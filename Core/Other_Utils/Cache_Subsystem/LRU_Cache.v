==> flow/design.v <==
`timescale 1ns / 1ps
module LRU_Cache#(
    parameter NUM_LINES=4,
    parameter VALUE_WIDTH=32,
    parameter TAG_WIDTH=4
    )(           
    input clk,
    input rst,
    input select,            
    input [TAG_WIDTH-1:0] input_tag,
    input [VALUE_WIDTH-1:0] new_value,
    input RD_,               
    input WR_,               
    input is_new,            
    output cache_miss,
    output memwrite,         
    output [TAG_WIDTH-1:0] tag_write,
    output [VALUE_WIDTH-1:0] value_write
    );
    reg[TAG_WIDTH-1:0] tags[NUM_LINES-1:0];
    reg[VALUE_WIDTH-1:0] values[NUM_LINES-1:0];
    reg[VALUE_WIDTH-1:0] read_buf;
    reg[NUM_LINES-1:0] valid;                
    reg[NUM_LINES-1:0] dirty;                
    wire[NUM_LINES-1:0] right_shift_en_hit;      
    wire[NUM_LINES-1:0] write_en;            
    reg[TAG_WIDTH-1:0] next_tag[NUM_LINES-1:0];
    reg[VALUE_WIDTH-1:0] next_value[NUM_LINES-1:0];
    reg next_dirty[NUM_LINES-1:0];
    reg cache_miss;
    wire[NUM_LINES-1:0] compare;
    wire[TAG_WIDTH-1:0] tags0=tags[0];
    wire[TAG_WIDTH-1:0] tags1=tags[1];
    wire[TAG_WIDTH-1:0] tags2=tags[2];
    wire[TAG_WIDTH-1:0] tags3=tags[3];
    wire[VALUE_WIDTH-1:0] values0=values[0];
    wire[VALUE_WIDTH-1:0] values1=values[1];
    wire[VALUE_WIDTH-1:0] values2=values[2];
    wire[VALUE_WIDTH-1:0] values3=values[3];
    integer i;
    genvar g;
    generate
        for(g=0;g<NUM_LINES;g=g+1) begin
            assign compare[g]=(input_tag==tags[g])&valid[g];    
        end
    endgenerate
    assign right_shift_en_hit[NUM_LINES-1]=compare[NUM_LINES-1];
    generate
        for(g=0;g<NUM_LINES-1;g=g+1) begin
            assign right_shift_en_hit[g]=compare[g]|right_shift_en_hit[g+1];
        end
    endgenerate
    always @(*) begin
        case(valid&compare)
            4'd0:       cache_miss=1'b1;
            default:    cache_miss=1'b0;
        endcase
    end
    assign write_en=({NUM_LINES{(~WR_)|(~RD_)}})&(right_shift_en_hit|{NUM_LINES{cache_miss}})&({NUM_LINES{(~cache_miss)|(~WR_)}});
    always @(*) begin
        case({WR_,compare})
            5'd17:  next_value[0]=values[0];
            5'd18:  next_value[0]=values[1];
            5'd20:	next_value[0]=values[2];
            5'd24:	next_value[0]=values[3];
            default:    next_value[0]=new_value;
        endcase
    end
    always @(*) begin   
        next_tag[0]=input_tag;
    end
    always @(*) begin
        for(i=1;i<NUM_LINES;i=i+1) begin
            next_value[i]=values[i-1];
            next_tag[i]=tags[i-1];
        end
    end
    always @(*) begin
        case({WR_,compare})
            6'd17:  next_dirty[0]=dirty[0];
            6'd18:  next_dirty[0]=dirty[1];
            6'd20:  next_dirty[0]=dirty[2];
            6'd24:  next_dirty[0]=dirty[3];
            default:    next_dirty[0]=~is_new;
        endcase
    end
    always @(*) begin
        for(i=1;i<NUM_LINES;i=i+1) begin
            next_dirty[i]=dirty[i-1];
        end
    end
    always @(posedge clk or negedge rst) begin
        if(rst==1'b0)   read_buf<={VALUE_WIDTH{1'b0}};
        else begin
            if((~RD_)&(~cache_miss)) begin
                case(compare)
                    4'd1:   read_buf<=values[0];
                    4'd2:   read_buf<=values[1];
                    4'd4:   read_buf<=values[2];
                    4'd8:   read_buf<=values[3];
                endcase
            end
        end
    end
    always @(posedge clk or negedge rst) begin
        if(rst==1'b0) begin
            for(i=0;i<NUM_LINES;i=i+1) begin
                tags[i]<={TAG_WIDTH{1'b0}};
                values[i]<={VALUE_WIDTH{1'b0}};
                dirty[i]<={NUM_LINES{1'b0}};
            end
        end
        else begin
            for(i=0;i<NUM_LINES;i=i+1) begin
                if(write_en[i]) begin
                    tags[i]<=next_tag[i];
                    values[i]<=next_value[i];
                    dirty[i]<=next_dirty[i];
                end
            end
        end
    end
    always @(posedge clk or negedge rst) begin
        if(rst==1'b0) begin
            valid<={NUM_LINES{1'b0}};
        end
        else begin
            if((~WR_)&select&cache_miss)
                valid<={valid,1'b1};
        end
    end
    assign tag_write=tags[NUM_LINES-1];
    assign value_write=values[NUM_LINES-1];
    assign memwrite=dirty[NUM_LINES-1]&(~WR_)&select&cache_miss;
endmodule
* Tool chain data of LRU_Cache
Tool output for the design above, in the order of the flow.
Line numbers count from 1 in the design file above.
Cell names lack the library's common part.
A cell with - has no value.
- Design top :: LRU_Cache
- Clock port :: clk
- Cell library :: sky130hd
- Library corner :: tt_025C_1v80

* Word-level counts
Yosys after proc, flatten, opt, wreduce and memory -nomap, before mapping. Print and check cells are not counted. Equal cells are merged and count once.
- Reductions and logical operators :: 2
- Equal/unequal tests :: 8
- Muxes and demuxes :: 3
- Bitwise gates (word level) :: 23
** Operators with widths (number)
- 32-bit case mux with 4-bit select :: 1
- 5-bit equality test with constant B :: 4
- 4-bit equality test :: 4
- 4-bit AND :: 3
- 1-bit AND :: 9
- 1-bit bitwise OR :: 5
- 1-bit NOT :: 5
- 4-bit bitwise OR :: 1
- 4-bit logical NOT :: 1
- 1-bit case mux with 4-bit select :: 1
- 2-bit AND reduction :: 1
- 1-bit two-way mux :: 1
- Input port bits :: 42
- Bits in registers :: 152

* Depth
Yosys ltp: most cells in a row. Word level: on the elaborated netlist, between registers, memories and ports. Mapped: between sequential cells and ports; inverters and the memories' decode and read muxes count.
- Depth in word-level cells :: 9
- ABC_AREA :: 0
- Gate-level depth with buffers :: 11
- Depth with buffers taken out :: 6

* Synthesis result
Yosys stat after the flow's synthesis: flattened, memories mapped to cells. It holds for the ABC_AREA given above (unset counts as 0); a run with the other value may have another netlist.
Totals and module areas in this step are rounded.
** Cells by type (number)
- dfrtp_1 :: 152
- mux2_1 :: 50
- mux2_2 :: 44
- and2_1 :: 66
- and3_1 :: 66
- mux2_4 :: 24
- a222oi_1 :: 33
- o21ai_0 :: 66
- a31oi_1 :: 33
- nor3_1 :: 33
- clkbuf_1 :: 40
- buf_6 :: 10
- xnor2_1 :: 8
- xor2_1 :: 8
- buf_2 :: 10
- buf_4 :: 5
- a31oi_4 :: 1
- nor3_2 :: 2
Not listed: further types 23, cells in them 29.
- Standard cells after synthesis :: 680
- Buffer cells :: 65
- Mapped flip-flops :: 152
- Sequential part of the area :: 3804 um^2
- Mapped area :: 7880 um^2

* Path before layout
Source: OpenSTA report_checks on the synthesized netlist (no wires, ideal clock, input and output delay 20% of the period each), path of least setup slack; recovery checks are left aside. Register names are those of the netlist, which keeps one name where synthesis merged equal registers.
- Kind :: input-to-output
- From :: input input_tag[3]
- To :: output memwrite
- Input delay :: 0.800 ns
- Path delay :: 1.340 ns
- Time at the first pin :: 0.800 ns
- Buffers on the path :: 2
- Setup slack :: 1.060 ns
- Stages on the path :: 7
- Clock period :: 4.0 ns
- Data required time :: 3.200 ns
- Arrival time :: 2.140 ns
- Period reached after synthesis :: 2.94 ns
"path delay" = arrival - input delay + setup time.
At an output port there is no setup time.
"stages on the path" counts driving pins, that of a launching flip-flop among them; a cell with two outputs on the path counts twice.
"period reached after synthesis" = period - worst setup slack (recovery checks aside). The figure is calculated, with input and output delays left at 20% of the set period.
Between the ends stands the longest chain of elaborated cells between them, by number of cells; it is not shown to be the way that was timed. Of several equally long chains one is given.
A line is the first line of the expression or statement that the cell stems from. Yosys adds cells for indexed reads and writes and turns some case tables into memories.
- Cells stage by stage :: buf_2 > xor2_1 > nor2_1 > and4_1 > clkbuf_1 > nor4b_2 > and2_1
- Cells in the longest elaborated chain :: 6
- Elaborated cells on any way between the ends :: 12
- RTL lines with such cells :: 3
** Ends and longest elaborated chain, post-synthesis
- start: declaration :: line 10 : input [TAG_WIDTH-1:0] input_tag,
- 4-bit equality test :: line 44 : assign compare[g]=(input_tag==tags[g])&valid[g];
- 1-bit AND :: line 44
- 4-bit AND :: line 54 : case(valid&compare)
- 4-bit logical NOT :: line 54
- 1-bit two-way mux :: line 54
- 1-bit AND :: line 134 : assign memwrite=dirty[NUM_LINES-1]&(~WR_)&select&cache_miss;
- end: declaration :: line 16 : output memwrite,

* Path in the finished layout
Path of least setup slack in the final report of flow run 1 (OpenROAD, finished layout, wires in). Where an end is a register, its clock arrival counts in the times.
- Kind :: reg-to-output
- From :: register tags[0][2]
- To :: output memwrite
- Clock period :: 3.28 ns
- Time at the first pin :: 0.44 ns
- Stages on the path :: 9
- Data required time :: 2.62 ns
- Arrival time :: 2.16 ns
- Buffers on the path :: 2
- Setup slack :: 0.46 ns
Between the ends stands the longest chain of elaborated cells between them, by number of cells; it is not shown to be the way that was timed. Of several equally long chains one is given.
- Cells stage by stage :: dfrtp_1 > xnor2_2 > nand2_2 > or4_4 > buf_6 > nand3_4 > nor4b_4 > and2_4 > buf_6
- Cells in the longest elaborated chain :: 6
- Elaborated cells on any way between the ends :: 6
- RTL lines with such cells :: 3
** Ends and longest elaborated chain, after layout
- start: declaration :: line 20 : reg[TAG_WIDTH-1:0] tags[NUM_LINES-1:0];
- start: assignment :: line 108 : tags[i]<={TAG_WIDTH{1'b0}};
- start: assignment :: line 116 : tags[i]<=next_tag[i];
- 4-bit equality test :: line 44 : assign compare[g]=(input_tag==tags[g])&valid[g];
- 1-bit AND :: line 44
- 4-bit AND :: line 54 : case(valid&compare)
- 4-bit logical NOT :: line 54
- 1-bit two-way mux :: line 54
- 1-bit AND :: line 134 : assign memwrite=dirty[NUM_LINES-1]&(~WR_)&select&cache_miss;
- end: declaration :: line 16 : output memwrite,

Appendix: measured runs

Module LRU_Cache, platform sky130hd: 2 stored runs of the flow (Yosys, OpenROAD) with differing settings, in no particular order. Input and output delays are each 20% of the period that was set; the output load is 0.01 pF.
"clock period achieved" = clock period - worst setup slack. The figure is calculated, with input and output delays left at 20% of the set period.
"time of the worst setup path" means the part of the period allowed to the worst setup path (the constraints hold back 20% at inputs and 20% at outputs) less its slack; where the path has registers, the arrival times of their clocks count too.
"power" rests on the timing tool's default activity at the inputs, not on a simulated workload.
Values from the reports are rounded here.

** Flow run 1
- Settings :: period_ns=3.28; CORE_UTILIZATION=60; SETUP_SLACK_MARGIN=0.83; PLACE_DENSITY=0.89; TNS_END_PERCENT=40; GPL_TIMING_DRIVEN=0; GPL_ROUTABILITY_DRIVEN=1; CTS_CLUSTER_DIAMETER=381; CAP_MARGIN=35; SLEW_MARGIN=25; CORE_MARGIN=2
- Setup slack of the worst path :: 0.461 ns
- Standard-cell area of the final layout :: 9866 um^2
- Synthesized cell area :: 7880 um^2
- Power :: 9725 uW
- Area of the die :: 14070 um^2
- Time of the worst setup path :: 2.16 ns
- Worst setup path type :: reg-to-output
- Clock period achieved :: 2.819 ns
- Sum of negative setup slack :: 0.000 ns
- Utilization in the final report :: 77.5 %

** Flow run 2
- Settings :: period_ns=2.65; CORE_UTILIZATION=30; SETUP_SLACK_MARGIN=-0.06; PLACE_DENSITY_LB_ADDON=0.11; CORE_ASPECT_RATIO=1.83; CTS_CLUSTER_SIZE=58; CTS_CLUSTER_DIAMETER=393; SLEW_MARGIN=0; MIN_ROUTING_LAYER=met1; MAX_ROUTING_LAYER=met5; CAP_MARGIN=20; CORE_MARGIN=2
- Setup slack of the worst path :: 0.051 ns
- Standard-cell area of the final layout :: 10010 um^2
- Synthesized cell area :: 7880 um^2
- Power :: 11770 uW
- Area of the die :: 27640 um^2
- Time of the worst setup path :: 2.07 ns
- Worst setup path type :: reg-to-output
- Clock period achieved :: 2.599 ns
- Sum of negative setup slack :: 0.000 ns
- Utilization in the final report :: 38.6 %
